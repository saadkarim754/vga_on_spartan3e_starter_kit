==> flow/design.v <==
`timescale 1ns / 1ps
module vertical_counter (
    input  wire clk_25MHz,
    input  wire enable_V_Counter,
    output reg [15:0] V_Count_Value = 0
);
  always @(posedge clk_25MHz) begin
    if (enable_V_Counter == 1'b1) begin
      if (V_Count_Value < 520) begin
        V_Count_Value <= V_Count_Value + 1;
      end else begin
        V_Count_Value <= 0;  
      end
    end
  end
endmodule
# From RTL to reports: vertical_counter

Tool output for the design above, in the order of the flow.
Line numbers count from 1 in the design file above.
Cell names lack the library's common part.
The mark -- stands for no value.

Top module: vertical_counter
Clock: clk_25MHz
Standard-cell library: sky130hd
Library corner: tt_025C_1v80

# Word level

Yosys after proc, flatten, opt, wreduce and memory -nomap, before mapping. Enables and synchronous resets that opt folds into registers are not counted as muxes. Memory bits, and registers merged into a memory's read port (data or address), are not among the register bits. Print and check cells are not counted. Equal cells are merged and count once.

Elaborated cells: 3
Bits in registers: 16
Output and inout port bits: 16

Magnitude comparators: 1
Add/sub/neg operators: 1

Operators by type and width:

| kind                                                            | count |
| 16-bit by 1-bit adder with 16-bit output with constant B        | 1 |
| 16-bit by 10-bit < comparator with 1-bit output with constant B | 1 |

# Longest topological paths

Depth = most cells in a row (Yosys ltp): at word level without a register or memory, in the mapped netlist without a sequential cell, where the memories' decode and read muxes count.

Word-level depth: 1
ABC_AREA: 0
Depth in mapped cells: 4

# Netlist

The flow's flattened synthesis, as Yosys stat reports it; memories are mapped. The netlist is that of the ABC_AREA named above (0 if unset); the other value can give another one.
Totals and module areas in this step are rounded.

Flip-flop cells: 16
Cell count: 55
Mapped area: 720 sq um

Cell types:

| type     | count |
| edfxtp_1 | 16 |
| a211oi_1 | 4 |
| or3_1    | 4 |
| nand3_1  | 4 |
| nor3_1   | 4 |
| o21ai_0  | 4 |
| xnor2_1  | 2 |
| ha_1     | 1 |
| nand4_2  | 1 |
| nor4_1   | 2 |
| nand2_1  | 3 |
| xor2_1   | 1 |
| a21boi_1 | 1 |
| nor2_1   | 2 |
| nor3b_1  | 1 |
| or4_1    | 1 |
| nand4_1  | 1 |
| a21oi_1  | 1 |

Not listed: further types 2, cells in them 2.

# Path before layout

Path of least setup slack by OpenSTA after synthesis, without wires, with an ideal clock, recovery checks aside; 20% of the period is set as input and as output delay. Where synthesis merged equal registers, the netlist keeps one of their names.

Kind: reg-to-reg
From: register V_Count_Value[0]
To: register V_Count_Value[8]
Time at the first pin: 0.000 ns
Delay of the path: 1.526 ns
Arrival time: 1.358 ns
Setup slack: 0.304 ns
Driving pins on the path: 5
Period: 1.83 ns
Synthesis period reached: 1.526 ns

"delay of the path" = arrival - input delay + setup time.
"driving pins on the path" counts driving pins, that of a launching flip-flop among them; a cell with two outputs on the path counts twice.
"synthesis period reached" = period - worst setup slack (recovery checks aside). The figure is calculated, with input and output delays left at 20% of the set period.
The rows between start and end are the longest chain of elaborated cells between them; the timing report does not say that the signal goes this way. Where chains are equally long, one stands for them.
A line is the first line of the expression or statement that the cell stems from. Yosys adds cells for indexed reads and writes and turns some case tables into memories.

Path through: edfxtp_1 > ha_1 > nand3_1 > or3_1 > a211oi_1
Length of the longest elaborated chain: 1

Ends and longest elaborated chain, post-synthesis:

| element                                  | line | text |
| start, declared                          | 5    | `output reg [15:0] V_Count_Value = 0` |
| start, assigned                          | 10   | `V_Count_Value <= V_Count_Value + 1;` |
| start, assigned                          | 12   | `V_Count_Value <= 0;` |
| 16-bit by 1-bit adder with 16-bit output | 10   |  |
| end, assigned                            | 10   |  |
| end, assigned                            | 12   |  |
| end, declared                            | 5    |  |

# Worst path after layout

Path of least setup slack in the final report of run A (OpenROAD, finished layout, wires in). Where an end is a register, its clock arrival counts in the times.

Kind: reg-to-reg
From: register V_Count_Value[6]
To: register V_Count_Value[6]
Time at the first pin: 0.28 ns
Setup slack: -0.50 ns
Arrival time: 1.62 ns
Period: 1.01 ns
Driving pins on the path: 5

The rows between start and end are the longest chain of elaborated cells between them; the timing report does not say that the signal goes this way. Where chains are equally long, one stands for them.

Path through: edfxtp_1 > buf_6 > buf_6 > or3_1 > a211oi_2
Length of the longest elaborated chain: 1

Ends and longest elaborated chain, post-layout:

| element                                  | line | text |
| start, declared                          | 5    | `output reg [15:0] V_Count_Value = 0` |
| start, assigned                          | 10   | `V_Count_Value <= V_Count_Value + 1;` |
| start, assigned                          | 12   | `V_Count_Value <= 0;` |
| 16-bit by 1-bit adder with 16-bit output | 10   |  |
| end, assigned                            | 10   |  |
| end, assigned                            | 12   |  |
| end, declared                            | 5    |  |

Record of 2 stored runs of the RTL-to-layout flow on vertical_counter, platform sky130hd. The runs are unordered. Constraints: input delay and output delay 20% of the set period each, output load 0.01 pF.
"achieved clock period" means the clock period less the worst setup slack. The figure is calculated, with input and output delays left at 20% of the set period.
"critical path time": the worst setup path's part of the clock period (all of it between registers, 20% less for each end at a port) less its slack. A launch clock that arrives late makes it longer, a capture clock that arrives late makes it shorter.
"total design power" is the tool's figure for a default switching activity; nothing was simulated.
The results are shown rounded.
Among the settings, n/a means not set for that run.

| setting or result                        | run A      | run B      |
| period_ns                                | 1.01       | 1.01       |
| CAP_MARGIN                               | 20         | 20         |
| CORE_MARGIN                              | 2          | 3          |
| CORE_UTILIZATION                         | 40         | 38         |
| SLEW_MARGIN                              | 20         | 40         |
| SETUP_SLACK_MARGIN                       | n/a        | 0.29       |
| PLACE_DENSITY_LB_ADDON                   | n/a        | 0.19       |
| TNS_END_PERCENT                          | n/a        | 90         |
| CTS_CLUSTER_DIAMETER                     | n/a        | 215        |
| MIN_ROUTING_LAYER                        | n/a        | met2       |
| setup TNS (ns)                           | -6.3       | -7.3       |
| standard-cell area after routing (sq um) | 1,400      | 1,600      |
| overall die area (sq um)                 | 2,200      | 2,500      |
| worst slack on setup checks (ns)         | -0.50      | -0.47      |
| total design power (uW)                  | 1,400      | 1,500      |
| cell area after synthesis (sq um)        | 720        | 720        |
| post-layout utilization (%)              | 82         | 89         |
| critical path time (ns)                  | 1.51       | 1.48       |
| class of the worst setup path            | reg-to-reg | reg-to-reg |
| smallest hold slack (ns)                 | 0.69       | 0.38       |
| achieved clock period (ns)               | 1.507      | 1.480      |
