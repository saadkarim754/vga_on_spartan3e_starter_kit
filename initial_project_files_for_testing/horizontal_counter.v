==> flow/design.v <==
`timescale 1ns / 1ps
module horizontal_counter (
    input  wire clk_25MHz,
    output reg  enable_V_Counter,
    output reg [15:0] H_Count_Value
);
  always @(posedge clk_25MHz) begin
    if (H_Count_Value < 799) begin
      H_Count_Value <= H_Count_Value + 1;
      enable_V_Counter <= 0;
    end else begin
      H_Count_Value <= 0;  
      enable_V_Counter <= 1;  
    end
  end
  initial begin
    enable_V_Counter = 0;
    H_Count_Value = 0;
  end
endmodule
* From RTL to reports: horizontal_counter
Tool output for the design above, in the order of the flow. Lines are those of the file above, counted from 1. Operators carry their Yosys type and port widths (W data, S select, Z words). The mark -- stands for no value.
Set-up: top horizontal_counter, clock input clk_25MHz, library sky130hd, corner tt_025C_1v80

* Word level
Counts by Yosys on the flattened word-level netlist (proc, flatten, opt, wreduce; memories kept). Register bits leave out memories and registers merged into their read ports (data or address); mux counts leave out enables and synchronous resets folded into registers. Print and check cells are left out. Cells with the same type and inputs are merged into one.
Storage and ports: word-level cells 5, bits in registers 17, bits of input ports 1
Operators by class: add/sub/neg operators 1, magnitude comparators 1, muxes and demuxes 1
Operators by type and width (number):
- $add A16 B1 Y16 const B | 1
- $lt A16 B10 Y1 const B | 1
- $mux W1 | 1

* Depth
Longest topological path by Yosys (ltp), each cell counted once; first at word level (registers and memories cut), then after technology mapping (sequential cells cut; the memories' decode and read muxes count).
Depth: depth in word-level cells 2, ABC_AREA 0, depth in mapped cells 5, depth with buffers taken out 4

* After synthesis
Source: synth_stat.txt of the flow (Yosys; design flattened, memories mapped). It holds for the ABC_AREA given above (unset counts as 0); a run with the other value may have another netlist. Totals and module areas in this step are rounded.
Cells by type:
- sky130_fd_sc_hd__dfxtp_1 | number 17, area in all 340.326 um2
- sky130_fd_sc_hd__a211oi_1 | number 4, area in all 30.029 um2
- sky130_fd_sc_hd__a211oi_2 | number 2, area in all 25.024 um2
- sky130_fd_sc_hd__nor3_1 | number 5, area in all 25.024 um2
- sky130_fd_sc_hd__xor2_1 | number 2, area in all 17.517 um2
- sky130_fd_sc_hd__nand3_1 | number 3, area in all 15.014 um2
- sky130_fd_sc_hd__o21ai_0 | number 3, area in all 15.014 um2
- sky130_fd_sc_hd__or4_1 | number 2, area in all 15.014 um2
- sky130_fd_sc_hd__ha_1 | number 1, area in all 12.512 um2
- sky130_fd_sc_hd__or3_1 | number 2, area in all 12.512 um2
- sky130_fd_sc_hd__inv_1 | number 3, area in all 11.261 um2
- sky130_fd_sc_hd__nand2_1 | number 3, area in all 11.261 um2
- sky130_fd_sc_hd__nand3_2 | number 1, area in all 10.01 um2
- sky130_fd_sc_hd__xnor2_1 | number 1, area in all 8.758 um2
- sky130_fd_sc_hd__nor3b_1 | number 1, area in all 7.507 um2
- sky130_fd_sc_hd__o31ai_1 | number 1, area in all 7.507 um2
- sky130_fd_sc_hd__or3_2 | number 1, area in all 7.507 um2
- sky130_fd_sc_hd__nand4_1 | number 1, area in all 6.256 um2
Other cell types: 6; their cells: 6.
Synthesis totals: mapped cells 59, flip-flops 17, buffers 2, mapped area 607 um2

* Path before layout
Source: OpenSTA report_checks on the synthesized netlist (no wires, ideal clock, input and output delay 20% of the period each), path of least setup slack; recovery checks are left aside. Register names are those of the netlist, which keeps one name where synthesis merged equal registers.
Timing post-synthesis: path type reg2reg, start reg H_Count_Value[0], end reg H_Count_Value[2], slack 0.984 ns, delay of the path 1.456 ns, period 2.44 ns, driving pins on the path 6, setup time 0.133 ns, arrival 1.323 ns, period reached after synthesis 1.456 ns
"delay of the path" = arrival - input delay + setup time. "driving pins on the path" counts driving pins, that of a launching flip-flop among them; a cell with two outputs on the path counts twice. "period reached after synthesis" = period - worst setup slack (recovery checks aside). The figure is calculated, with input and output delays left at 20% of the set period. The rows between start and end are the longest chain of elaborated cells between them; the timing report does not say that the signal goes this way. Where chains are equally long, one stands for them. Each line given opens the expression or statement behind the cell; cells for indexed reads and writes are added by Yosys, which also makes memories of some case tables.
Between the ends, post-synthesis: cell sequence sky130_fd_sc_hd__dfxtp_1 -> sky130_fd_sc_hd__ha_1 -> sky130_fd_sc_hd__nand4_1 -> sky130_fd_sc_hd__a211oi_1 -> sky130_fd_sc_hd__buf_2 -> sky130_fd_sc_hd__nor3_1, cells in the longest elaborated chain 1, elaborated cells on any way between the ends 2, classes of those cells add/sub: 1; compare: 1
RTL lines, path post-synthesis:
- start, declared | line 5 | output reg [15:0] H_Count_Value
- start, assigned | line 9 | H_Count_Value <= H_Count_Value + 1;
- start, assigned | line 12 | H_Count_Value <= 0;
- $add A16 B1 Y16 | line 9
- end, assigned | line 9
- end, assigned | line 12
- end, declared | line 5

Add stored flow runs of horizontal_counter

Settings of 2 stored flow runs for module horizontal_counter (sky130hd), not sorted in any way. The constraints put input and output delay at 20% of the set period each and load the outputs with 0.01 pF.

* Entry A | settings: period_ns 2.09; CORE_UTILIZATION 51; CORE_ASPECT_RATIO 0.6; CORE_MARGIN 9; CELL_PAD_IN_SITES_DETAIL_PLACEMENT 2; TNS_END_PERCENT 20; GPL_ROUTABILITY_DRIVEN 1; CTS_CLUSTER_SIZE 61; MAX_ROUTING_LAYER met5; CAP_MARGIN 20; SLEW_MARGIN 20 | unfinished; error PDN-0185 in floorplanning
* Entry B | settings: period_ns 2.82; CORE_UTILIZATION 43; SETUP_SLACK_MARGIN 0.14; PLACE_DENSITY_LB_ADDON 0.24; CORE_MARGIN 3; CELL_PAD_IN_SITES_GLOBAL_PLACEMENT 3; TNS_END_PERCENT 85; ABC_AREA 1; CTS_CLUSTER_SIZE 87; CAP_MARGIN 15; SLEW_MARGIN 20 | unfinished; error FLW-0024 in placement
